==> flow/design.v <==
module axi_conv_wrapper #(
    parameter C_S_AXI_DATA_WIDTH = 32,
    parameter C_S_AXI_ADDR_WIDTH = 8,
    parameter DATA_WIDTH = 8,
    parameter ACC_WIDTH = 16
) (
    input wire S_AXI_ACLK,
    input wire S_AXI_ARESETN,
    input wire [C_S_AXI_ADDR_WIDTH-1:0] S_AXI_AWADDR,
    input wire S_AXI_AWVALID,
    output reg S_AXI_AWREADY,
    input wire [C_S_AXI_DATA_WIDTH-1:0] S_AXI_WDATA,
    input wire [3:0] S_AXI_WSTRB,
    input wire S_AXI_WVALID,
    output reg S_AXI_WREADY,
    output reg [1:0] S_AXI_BRESP,
    output reg S_AXI_BVALID,
    input wire S_AXI_BREADY,
    input wire [C_S_AXI_ADDR_WIDTH-1:0] S_AXI_ARADDR,
    input wire S_AXI_ARVALID,
    output reg S_AXI_ARREADY,
    output reg [C_S_AXI_DATA_WIDTH-1:0] S_AXI_RDATA,
    output reg [1:0] S_AXI_RRESP,
    output reg S_AXI_RVALID,
    input wire S_AXI_RREADY,
    input wire [DATA_WIDTH-1:0] S_AXIS_TDATA,
    input wire S_AXIS_TVALID,
    output wire S_AXIS_TREADY,
    output wire [DATA_WIDTH-1:0] M_AXIS_TDATA,
    output wire M_AXIS_TVALID,
    input wire M_AXIS_TREADY,
    output wire interrupt
);
    wire clk   = S_AXI_ACLK;
    wire rst_n = S_AXI_ARESETN;
    reg [31:0] ctrl_reg;         
    reg [31:0] status_reg;       
    reg [31:0] in_ch_reg;        
    reg [31:0] out_ch_reg;       
    reg [31:0] img_w_reg;        
    reg [31:0] img_h_reg;        
    wire start      = ctrl_reg[0];
    wire soft_reset = ctrl_reg[1];
    wire signed [ACC_WIDTH-1:0] conv_out_data;
    wire conv_out_valid;
    wire conv_done;
    reg  conv_out_ready;
    wire [DATA_WIDTH-1:0] relu_out_data;
    wire relu_out_valid;
    wire [DATA_WIDTH*9-1:0] weight_flat;
    conv3x3_engine #(
        .DATA_WIDTH(DATA_WIDTH),
        .ACC_WIDTH(ACC_WIDTH),
        .IN_CHANNELS(16),
        .OUT_CHANNELS(32),
        .IMG_HEIGHT(96),
        .IMG_WIDTH(96)
    ) conv_inst (
        .clk(clk),
        .rst_n(rst_n & ~soft_reset),
        .start(start),
        .in_data(S_AXIS_TDATA),
        .in_valid(S_AXIS_TVALID),
        .in_ready(S_AXIS_TREADY),
        .weight_flat(weight_flat),
        .out_data(conv_out_data),
        .out_valid(conv_out_valid),
        .out_ready(conv_out_ready),
        .done(conv_done)
    );
    relu #(
        .DATA_WIDTH(DATA_WIDTH)
    ) relu_inst (
        .clk(clk),
        .rst_n(rst_n & ~soft_reset),
        .enable(1'b1),
        .in_data(conv_out_data[DATA_WIDTH-1:0]),
        .in_valid(conv_out_valid),
        .out_data(relu_out_data),
        .out_valid(relu_out_valid)
    );
    assign M_AXIS_TDATA  = relu_out_data;
    assign M_AXIS_TVALID = relu_out_valid;
    always @(*) begin
        conv_out_ready = M_AXIS_TREADY;
    end
    reg [DATA_WIDTH-1:0] weight_mem [0:1023];
    assign weight_flat = {weight_mem[8], weight_mem[7], weight_mem[6],
                          weight_mem[5], weight_mem[4], weight_mem[3],
                          weight_mem[2], weight_mem[1], weight_mem[0]};
    reg [C_S_AXI_ADDR_WIDTH-1:0] write_addr;
    reg aw_valid_latched;
    always @(posedge clk) begin
        if (!rst_n) begin
            S_AXI_AWREADY    <= 1'b0;
            write_addr       <= 0;
            aw_valid_latched <= 1'b0;
        end else begin
            if (S_AXI_AWVALID && !S_AXI_AWREADY && !aw_valid_latched) begin
                S_AXI_AWREADY    <= 1'b1;
                write_addr       <= S_AXI_AWADDR;
                aw_valid_latched <= 1'b1;
            end else begin
                S_AXI_AWREADY <= 1'b0;
                if (S_AXI_WVALID && S_AXI_WREADY)
                    aw_valid_latched <= 1'b0;
            end
        end
    end
    always @(posedge clk) begin
        if (!rst_n) begin
            S_AXI_WREADY <= 1'b0;
            ctrl_reg     <= 0;
            in_ch_reg    <= 16;
            out_ch_reg   <= 32;
            img_w_reg    <= 96;
            img_h_reg    <= 96;
        end else begin
            if (S_AXI_WVALID && !S_AXI_WREADY && aw_valid_latched) begin
                S_AXI_WREADY <= 1'b1;
                case (write_addr)
                    8'h00: ctrl_reg   <= S_AXI_WDATA;
                    8'h08: in_ch_reg  <= S_AXI_WDATA;
                    8'h0C: out_ch_reg <= S_AXI_WDATA;
                    8'h10: img_w_reg  <= S_AXI_WDATA;
                    8'h14: img_h_reg  <= S_AXI_WDATA;
                endcase
            end else begin
                S_AXI_WREADY <= 1'b0;
                if (ctrl_reg[0])
                    ctrl_reg[0] <= 1'b0;
            end
        end
    end
    always @(posedge clk) begin
        if (!rst_n) begin
            S_AXI_BVALID <= 1'b0;
            S_AXI_BRESP  <= 2'b00;
        end else begin
            if (S_AXI_WREADY && !S_AXI_BVALID) begin
                S_AXI_BVALID <= 1'b1;
                S_AXI_BRESP  <= 2'b00;
            end else if (S_AXI_BREADY && S_AXI_BVALID) begin
                S_AXI_BVALID <= 1'b0;
            end
        end
    end
    reg [C_S_AXI_ADDR_WIDTH-1:0] read_addr;
    always @(posedge clk) begin
        if (!rst_n) begin
            S_AXI_ARREADY <= 1'b0;
            read_addr     <= 0;
        end else begin
            if (S_AXI_ARVALID && !S_AXI_ARREADY) begin
                S_AXI_ARREADY <= 1'b1;
                read_addr     <= S_AXI_ARADDR;
            end else begin
                S_AXI_ARREADY <= 1'b0;
            end
        end
    end
    always @(posedge clk) begin
        if (!rst_n) begin
            S_AXI_RVALID <= 1'b0;
            S_AXI_RDATA  <= 0;
            S_AXI_RRESP  <= 2'b00;
        end else begin
            if (S_AXI_ARREADY && !S_AXI_RVALID) begin
                S_AXI_RVALID <= 1'b1;
                S_AXI_RRESP  <= 2'b00;
                case (read_addr)
                    8'h00: S_AXI_RDATA <= ctrl_reg;
                    8'h04: S_AXI_RDATA <= status_reg;
                    8'h08: S_AXI_RDATA <= in_ch_reg;
                    8'h0C: S_AXI_RDATA <= out_ch_reg;
                    8'h10: S_AXI_RDATA <= img_w_reg;
                    8'h14: S_AXI_RDATA <= img_h_reg;
                    default: S_AXI_RDATA <= 32'hDEADBEEF;
                endcase
            end else if (S_AXI_RREADY && S_AXI_RVALID) begin
                S_AXI_RVALID <= 1'b0;
            end
        end
    end
    reg done_latch;
    always @(posedge clk) begin
        if (!rst_n)
            done_latch <= 1'b0;
        else if (start)
            done_latch <= 1'b0;
        else if (conv_done)
            done_latch <= 1'b1;
    end
    always @(posedge clk) begin
        if (!rst_n)
            status_reg <= 0;
        else begin
            status_reg[0]    <= done_latch;
            status_reg[1]    <= ~done_latch & ~start;
            status_reg[31:2] <= 0;
        end
    end
    assign interrupt = done_latch;
endmodule
`timescale 1ns / 1ps
module conv3x3_engine #(
    parameter DATA_WIDTH   = 8,
    parameter ACC_WIDTH    = 16,
    parameter IMG_HEIGHT   = 96,
    parameter IMG_WIDTH    = 96,
    parameter IN_CHANNELS  = 1,
    parameter OUT_CHANNELS = 1
) (
    input  wire clk,
    input  wire rst_n,
    input  wire start,
    input  wire signed [DATA_WIDTH-1:0] in_data,
    input  wire                         in_valid,
    output wire                         in_ready,
    input  wire [DATA_WIDTH*9-1:0]      weight_flat,
    output reg  signed [ACC_WIDTH-1:0]  out_data,
    output reg                          out_valid,
    input  wire                         out_ready,
    output reg                          done
);
    localparam TOTAL_OUT = (IMG_HEIGHT - 2) * (IMG_WIDTH - 2);
    wire signed [DATA_WIDTH-1:0] w [0:8];
    genvar gi;
    generate
        for (gi = 0; gi < 9; gi = gi + 1) begin : UNPACK
            assign w[gi] = weight_flat[DATA_WIDTH*gi +: DATA_WIDTH];
        end
    endgenerate
    reg signed [DATA_WIDTH-1:0] lbuf [0:2][0:IMG_WIDTH-1];
    reg signed [DATA_WIDTH-1:0] win [0:2][0:2];
    reg [$clog2(IMG_WIDTH)-1:0]              wr_col;
    reg [1:0]                                wr_buf;
    reg [$clog2(IMG_HEIGHT*IMG_WIDTH+1)-1:0] pix_in;
    reg [$clog2(TOTAL_OUT+1)-1:0]            out_cnt;
    reg                                      running;
    assign in_ready = running;
    wire signed [ACC_WIDTH-1:0] prod [0:8];
    generate
        for (gi = 0; gi < 9; gi = gi + 1) begin : MAC
            assign prod[gi] =
                {{(ACC_WIDTH-DATA_WIDTH){win[gi/3][gi%3][DATA_WIDTH-1]}}, win[gi/3][gi%3]}
              * {{(ACC_WIDTH-DATA_WIDTH){w[gi][DATA_WIDTH-1]          }}, w[gi]          };
        end
    endgenerate
    wire signed [ACC_WIDTH-1:0] mac_sum =
        prod[0]+prod[1]+prod[2]+prod[3]+prod[4]+prod[5]+prod[6]+prod[7]+prod[8];
    reg                        fire_d1;
    reg signed [ACC_WIDTH-1:0] mac_d1;
    integer i, j;
    always @(posedge clk or negedge rst_n) begin
        if (!rst_n) begin
            wr_col <= 0; wr_buf <= 0; pix_in <= 0; out_cnt <= 0;
            running <= 0; out_valid <= 0; out_data <= 0; done <= 0;
            fire_d1 <= 0; mac_d1 <= 0;
            for (i = 0; i < 3; i = i+1)
                for (j = 0; j < 3; j = j+1)
                    win[i][j] <= 0;
        end else begin
            out_valid <= 0;
            done      <= 0;
            fire_d1   <= 0;
            if (start && !running) begin
                running <= 1; wr_col <= 0; wr_buf <= 0;
                pix_in  <= 0; out_cnt <= 0; fire_d1 <= 0; mac_d1 <= 0;
                for (i = 0; i < 3; i = i+1)
                    for (j = 0; j < 3; j = j+1)
                        win[i][j] <= 0;
            end
            if (running && in_valid) begin
                lbuf[wr_buf][wr_col] <= in_data;
                win[0][0] <= win[0][1]; win[0][1] <= win[0][2];
                win[1][0] <= win[1][1]; win[1][1] <= win[1][2];
                win[2][0] <= win[2][1]; win[2][1] <= win[2][2];
                win[2][2] <= in_data;
                win[1][2] <= lbuf[(wr_buf + 2) % 3][wr_col];  
                win[0][2] <= lbuf[(wr_buf + 1) % 3][wr_col];  
                if (wr_col == IMG_WIDTH - 1) begin
                    wr_col <= 0;
                    wr_buf <= (wr_buf == 2) ? 2'd0 : wr_buf + 2'd1;
                end else begin
                    wr_col <= wr_col + 1;
                end
                pix_in <= pix_in + 1;
                if ((pix_in >= (2 * IMG_WIDTH + 1)) &&
                    (wr_col >= 2) &&
                    (wr_col <= IMG_WIDTH - 1))
                begin
                    fire_d1 <= 1;
                    mac_d1  <= mac_sum;
                end
            end
            if (fire_d1) begin
                out_data  <= mac_d1;
                out_valid <= 1;
                out_cnt   <= out_cnt + 1;
                if (out_cnt == TOTAL_OUT - 1) begin
                    done    <= 1;
                    running <= 0;
                end
            end
        end
    end
endmodule
module relu #(
    parameter DATA_WIDTH = 8
) (
    input wire clk,
    input wire rst_n,
    input wire enable,
    input wire signed [DATA_WIDTH-1:0] in_data,
    input wire in_valid,
    output reg [DATA_WIDTH-1:0] out_data,
    output reg out_valid
);
    always @(posedge clk or negedge rst_n) begin
        if (!rst_n) begin
            out_data <= 0;
            out_valid <= 0;
        end else if (enable && in_valid) begin
            if (in_data[DATA_WIDTH-1] == 1'b1) begin   
                out_data <= 0;
            end else begin
                out_data <= in_data[DATA_WIDTH-1:0];
            end
            out_valid <= 1'b1;
        end else begin
            out_valid <= 1'b0;
        end
    end
endmodule
# Step by step through the tools: axi_conv_wrapper
# Tool output for the design above, in the order of the flow.
# Lines are those of the file above, counted from 1.
# Cell names lack the library's common part.
# The mark n/a stands for no value.
# inputs
top	axi_conv_wrapper
clock	S_AXI_ACLK
library	sky130hd
lib_corner	tt_025C_1v80

# Word-level counts
# Source: Yosys, flattened and elaborated. Widths are those after wreduce. Registers that Yosys merges into a memory's read port (data or address) are not register bits. Print and check cells do not count.
# op_classes
n_shift	0
logic	6
cmp	3
n_addsub	17
n_mul	12
equal	874
n_div	2
n_reduce_logical	325
n_mux	47
# ops
cell	count
8-bit parallel mux with 288-bit select	2
9-bit by 8-bit == test with 1-bit output with constant B	384
9-bit by 7-bit == test with 1-bit output with constant B	192
8-bit by 8-bit multiplier with 16-bit output with constant B	9
3-bit AND reduction	288
9-bit by 6-bit == test with 1-bit output with constant B	96
9-bit == test with constant B	96
9-bit by 5-bit == test with 1-bit output with constant B	48
9-bit by 4-bit == test with 1-bit output with constant B	24
32-bit parallel mux with 6-bit select	1
16-bit adder	8
32-bit by 2-bit remainder unit with 32-bit output with constant B	2
32-bit by 2-bit multiplier with 4-bit output with constant B	2
9-bit by 3-bit == test with 1-bit output with constant B	12
8-bit two-way mux	10
9-bit by 2-bit == test with 1-bit output with constant B	6
16-bit two-way mux	3
14-bit two-way mux	3
8-bit by 4-bit == test with 1-bit output with constant B	4
8-bit by 5-bit == test with 1-bit output with constant B	4
14-bit by 1-bit adder with 14-bit output with constant B	2
7-bit two-way mux	4
9-bit by 1-bit == test with 1-bit output with constant B	3
9-bit by 7-bit adder with 9-bit output	3
9-bit zero test	3
1-bit two-way mux	20
8-bit zero test	2
1-bit logical AND	14
# Other operator kinds: 20; their cells: 41.
# word_totals
memories	0
register_bits	2667
rom_bits	0
ramBits	0
clocked_rd_ports_x_width	0
output_inout_bits	52
latch_bits	0
word_cells	1612

# Depth
# Depth = most cells in a row (Yosys ltp): at word level without a register or memory, in the mapped netlist without a sequential cell, where the memories' decode and read muxes count.
# depth
word_depth	11
abc_area	0
ltp_mapped	7
ltp_nobuf	6

# Synthesis result
# Source: synth_stat.txt of the flow (Yosys; design flattened, memories mapped). It holds for the ABC_AREA given above (unset counts as 0); a run with the other value may have another netlist.
# mapped
sequential_area_um2	5920.7
synth_area_um2	12475.7
mapped_cells	1215
flip_flops	280
# by_type
cell_type	count
dfxtp_1	217
mux2i_1	200
dfrtp_1	63
nor2b_1	170
mux2_2	45
nand2_1	118
o21ai_0	56
nand3_1	34
clkbuf_1	43
a31oi_2	10
o22ai_2	10
buf_4	15
buf_2	19
a31oi_1	15
nand4_1	14
nor2_1	21
ha_1	6
a22o_1	8
# Other cell types: 44; their cells: 151.
# The figures by module come from a second, unflattened synthesis with its own total; it is not the netlist above.
# unflattened
hier_cells	12296
hier_area_um2	144851.4
# Rows give one instance, submodules left out.
# by_module
mod	seq_area_um2	instances	area_um2	n_cells
conv3x3_engine	72814.8	1	135192.2	11173
axi_conv_wrapper	4344.2	1	9315.2	1097
relu #(DATA_WIDTH=8)	200.2	1	344.1	26

# Path before layout
# Path of least setup slack by OpenSTA after synthesis, without wires, with an ideal clock, recovery checks aside; 20% of the period is set as input and as output delay. Where synthesis merged equal registers, the netlist keeps one of their names.
# synth_path
kind	register -> register
startpoint	reg conv_inst.wr_col[0]
endpoint	reg conv_inst.mac_d1[0]
driving_pins	7
path_delay_ps	1586
t_required_ps	1921
arrival_ps	1447
t_first_pin_ps	0
setup_slack_ps	474
tclk_ps	2060
n_path_buf	0
synth_period_reached_ps	1586
# "path_delay_ps" = arrival - input delay + setup time.
# "driving_pins" counts driving pins, that of a launching flip-flop among them; a cell with two outputs on the path counts twice.
# "synth_period_reached_ps" = period - worst setup slack (recovery checks aside). The figure is calculated, with input and output delays left at 20% of the set period.
# The rows between start and end are the longest chain of elaborated cells between them; the timing report does not say that the signal goes this way. Where chains are equally long, one stands for them.
# Each line given opens the expression or statement behind the cell; cells for indexed reads and writes are added by Yosys, which also makes memories of some case tables.
# At most two assigning lines are given for a register; there are more.
# synth_between
path_cell_list	dfrtp_1 inv_1 ha_1 nor3_1 a221o_1 a211oi_2 nor2_1
elab_chain_cells	5
cells_between	6
cone_lines	4
# synth_lines
item	line_no	rtl
start: declaration	236	reg [$clog2(IMG_WIDTH)-1:0]              wr_col;
start: assignment	257	wr_col <= 0; wr_buf <= 0; pix_in <= 0; out_cnt <= 0;
start: assignment	286	wr_col <= wr_col + 1;
7-bit by 2-bit >= comparator with 1-bit output	290	(wr_col >= 2) &&
1-bit logical AND x2	289	if ((pix_in >= (2 * IMG_WIDTH + 1)) &&
16-bit two-way mux	289
16-bit two-way mux	274	if (running && in_valid) begin
end: assignment	269	pix_in  <= 0; out_cnt <= 0; fire_d1 <= 0; mac_d1 <= 0;
end: assignment	294	mac_d1  <= mac_sum;
end: declaration	253	reg signed [ACC_WIDTH-1:0] mac_d1;

# Timing after layout
# Path of least setup slack in the final report of run A (OpenROAD, finished layout, wires in). Where an end is a register, its clock arrival counts in the times.
# The path's times are printed in steps of 10 ps; the period is the one set.
# layout_path
kind	register -> register
startpoint	reg read_addr[0]
endpoint	reg S_AXI_RDATA[4]
arrival_ps	2130
setup_slack_ps	200
t_required_ps	2320
driving_pins	7
t_first_pin_ps	540
tclk_ps	1880
n_path_buf	2
# The rows between start and end are the longest chain of elaborated cells between them; the timing report does not say that the signal goes this way. Where chains are equally long, one stands for them.
# At most two assigning lines are given for a register; there are more.
# layout_between
path_cell_list	dfxtp_4 or3_4 nor3_4 buf_6 clkbuf_16 a222oi_1 o21ai_1
elab_chain_cells	2
cells_between	7
cone_lines	1
# layout_lines
item	line_no	rtl
start: declaration	148	reg [C_S_AXI_ADDR_WIDTH-1:0] read_addr;
start: assignment	152	read_addr     <= 0;
start: assignment	156	read_addr     <= S_AXI_ARADDR;
8-bit by 5-bit == test with 1-bit output	171	case (read_addr)
32-bit parallel mux with 6-bit select	171
end: assignment	172	8'h00: S_AXI_RDATA <= ctrl_reg;
end: assignment	173	8'h04: S_AXI_RDATA <= status_reg;
end: declaration	22	output reg [C_S_AXI_DATA_WIDTH-1:0] S_AXI_RDATA,

Subject: axi_conv_wrapper on sky130hd, stored results

Hello all,

Stored flow runs of axi_conv_wrapper (2 of them; Yosys, OpenROAD, sky130hd). They differ in their settings and are not a sequence. Constraints: input delay and output delay 20% of the set period each, output load 0.01 pF.
By "timing.achieved_period_ps" is meant the clock period of the run minus its worst setup slack. This is arithmetic on one report: input and output delays are still those of the set period (20% each).
"worstPathTime_ps" means the part of the period allowed to the worst setup path (the constraints hold back 20% at inputs and 20% at outputs) less its slack; where the path has registers, the arrival times of their clocks count too.
By "totalPower_uw" is meant OpenSTA's value without simulated activity: inputs other than the clock are taken to toggle once in ten clock periods, and the tool carries that through the logic.
"worstPathTime_ps" is known to 10 ps.

Run A, flow files:
==> flow/run.sh <==
#!/bin/bash
# the make line also repeats the synthesis and layout settings of config.mk as NAME=value (left out here)
make -C /OpenROAD-flow-scripts/flow DESIGN_CONFIG=/design/flow/config.mk WORK_HOME=/design/flow/orfs CLKGATE_MAP_FILE= finish
==> flow/config.mk <==
export PLATFORM = sky130hd
export DESIGN_NAME = axi_conv_wrapper
export DESIGN_NICKNAME = axi_conv_wrapper
export VERILOG_FILES = /design/flow/design.v
export SDC_FILE = /design/flow/constraint.sdc
export NUM_CORES = 4
export LEC_CHECK = 0
export CAP_MARGIN = 0
export CELL_PAD_IN_SITES_GLOBAL_PLACEMENT = 0
export CORE_MARGIN = 2
export CORE_UTILIZATION = 15
export PLACE_DENSITY = 0.78
export SETUP_SLACK_MARGIN = 0.54
export SLEW_MARGIN = 20
==> flow/constraint.sdc <==
create_clock -name core_clock -period 1.88 [get_ports {S_AXI_ACLK}]
set_input_delay 0.3760 -clock core_clock [delete_from_list [all_inputs] [get_ports {S_AXI_ACLK}]]
set_output_delay 0.3760 -clock core_clock [all_outputs]
set_load 0.01 [all_outputs]

==> results of run A, as CSV <==
result,value
post_route_stdcell_area_um2,17949.7
fin_ws_ps,198
worstPathTime_ps,1680
path_kind,"register -> register"
timing.achieved_period_ps,1682
totalPower_uw,16407
tns_ps,0
timing.hold.ws_ps,306
design.die.area_um2,85494.8
fin_util_pct,21.8
synthArea_um2,12475.7

Run B, flow files:
==> flow/run.sh <==
#!/bin/bash
# the make line also repeats the synthesis and layout settings of config.mk as NAME=value (left out here)
make -C /OpenROAD-flow-scripts/flow DESIGN_CONFIG=/design/flow/config.mk WORK_HOME=/design/flow/orfs CLKGATE_MAP_FILE= finish
==> flow/config.mk <==
export PLATFORM = sky130hd
export DESIGN_NAME = axi_conv_wrapper
export DESIGN_NICKNAME = axi_conv_wrapper
export VERILOG_FILES = /design/flow/design.v
export SDC_FILE = /design/flow/constraint.sdc
export NUM_CORES = 4
export LEC_CHECK = 0
export ABC_AREA = 0
export CAP_MARGIN = 25
export CELL_PAD_IN_SITES_DETAIL_PLACEMENT = 1
export CELL_PAD_IN_SITES_GLOBAL_PLACEMENT = 0
export CORE_MARGIN = 7
export CORE_UTILIZATION = 47
export CTS_CLUSTER_DIAMETER = 385
export GPL_ROUTABILITY_DRIVEN = 0
export MAX_ROUTING_LAYER = met5
export MIN_ROUTING_LAYER = met2
export PLACE_DENSITY_LB_ADDON = 0.06
export SLEW_MARGIN = 20
export TNS_END_PERCENT = 40
==> flow/constraint.sdc <==
create_clock -name core_clock -period 1.27 [get_ports {S_AXI_ACLK}]
set_input_delay 0.2540 -clock core_clock [delete_from_list [all_inputs] [get_ports {S_AXI_ACLK}]]
set_output_delay 0.2540 -clock core_clock [all_outputs]
set_load 0.01 [all_outputs]

==> results of run B, as CSV <==
result,value
post_route_stdcell_area_um2,17938.5
fin_ws_ps,-913
worstPathTime_ps,2180
path_kind,"register -> register"
timing.achieved_period_ps,2183
totalPower_uw,26239
tns_ps,-113771
timing.hold.ws_ps,122
design.die.area_um2,31302.5
fin_util_pct,68.8
synthArea_um2,12475.7

Thanks
